==> flow/design.v <==
module ClockDivider(
	input CLK,  
	input reset,   
	output reg clk   
);
	reg[17:0] c;   
	initial begin
		c[17:0] <= 0;
		clk <= 0;
	end
	always @(negedge CLK) begin
		if (~reset) begin   
			clk = 0;
			c[17:0] <= 0;
		end
		else if (c >= 250000) begin   
			c <= 0;
			clk <= ~clk;
		end
		else begin
			c <= c + 1;
		end
	end
endmodule
# Step by step through the tools: ClockDivider
# The steps from the RTL of ClockDivider to its reports follow in flow order.
# Line numbers count from 1 in the design file above.
# Operators carry their Yosys type and port widths (W data, S select, Z words).
# A cell with -- has no value.
# inputs
top	ClockDivider
clk_port	CLK
library	sky130hd
lib_corner	tt_025C_1v80

# Word level
# Counts by Yosys on the flattened word-level netlist (proc, flatten, opt, wreduce; memories kept). Register bits leave out memories and registers merged into their read ports (data or address); mux counts leave out enables and synchronous resets folded into registers. Print and check cells are left out. Cells with the same type and inputs are merged into one.
# bits
ff_bits	19
inputBits	2
elab_cells	7
# classes
add_sub_neg	1
cmp	1
bitwise	2
n_reduce_logical	1
# op_table
operator	count
$add A18 B1 Y18 const B	1
$ge A18 B18 Y1 const B	1
$not A1 Y1	2
$reduce_or A2 Y1	1

# Longest topological paths
# Depth = most cells in a row (Yosys ltp): at word level without a register or memory, in the mapped netlist without a sequential cell, where the memories' decode and read muxes count.
# logic_depth
depth_word	2
abc_area	0
ltp_mapped	6

# Mapped cells and area
# Source: synth_stat.txt of the flow (Yosys; design flattened, memories mapped). It holds for the ABC_AREA given above (unset counts as 0); a run with the other value may have another netlist.
# The area totals of this step are shown rounded.
# mapped
stdcells	100
yosys_area_um2	860.8
sequential_area_um2	380.4
flip_flops	19
# by_type
cell	count	type_area_um2
sky130_fd_sc_hd__dfxtp_1	19	380.365
sky130_fd_sc_hd__xnor2_1	13	113.859
sky130_fd_sc_hd__nor2_1	20	75.072
sky130_fd_sc_hd__nor4_1	7	43.792
sky130_fd_sc_hd__nand3_1	7	35.034
sky130_fd_sc_hd__nor3_1	6	30.029
sky130_fd_sc_hd__inv_1	7	26.275
sky130_fd_sc_hd__xor2_1	3	26.275
sky130_fd_sc_hd__ha_1	2	25.024
sky130_fd_sc_hd__nand4_1	3	18.768
sky130_fd_sc_hd__nand4_2	1	12.512
sky130_fd_sc_hd__buf_6	1	11.261
sky130_fd_sc_hd__nand2_1	3	11.261
sky130_fd_sc_hd__a311oi_1	1	8.758
sky130_fd_sc_hd__buf_4	1	7.507
sky130_fd_sc_hd__o31ai_1	1	7.507
sky130_fd_sc_hd__and2_1	1	6.256
sky130_fd_sc_hd__nand2b_1	1	6.256
# Not listed: further types 3, cells in them 3.

# Stored flow runs of ClockDivider (2 of them; Yosys, OpenROAD, sky130hd). They differ in their settings and are not a sequence. Constraints: input delay and output delay 20% of the set period each, output load 0.01 pF.
# "fin_power_uw" rests on the timing tool's default activity at the inputs, not on a simulated workload.
# The measured numbers are rounded.
# Settings: - = not set for that run.
run	period_ns	CAP_MARGIN	CORE_MARGIN	CORE_UTILIZATION	SLEW_MARGIN	SETUP_SLACK_MARGIN	PLACE_DENSITY_LB_ADDON	CELL_PAD_IN_SITES_DETAIL_PLACEMENT	TNS_END_PERCENT	ABC_AREA	GPL_TIMING_DRIVEN	GPL_ROUTABILITY_DRIVEN	CTS_CLUSTER_SIZE	synth_chip_area_um2	die_um2	cell_area_final_um2	worstSetupSlack_ns	fin_power_uw
entry A	1.31	20	2	40	20	-	-	-	-	-	-	-	-	860.8	2539	1510	-0.405	1205
entry B	1.82	35	8	64	40	0.03	0.02	0	70	1	1	1	53	1104	3309	1239	-0.271	856
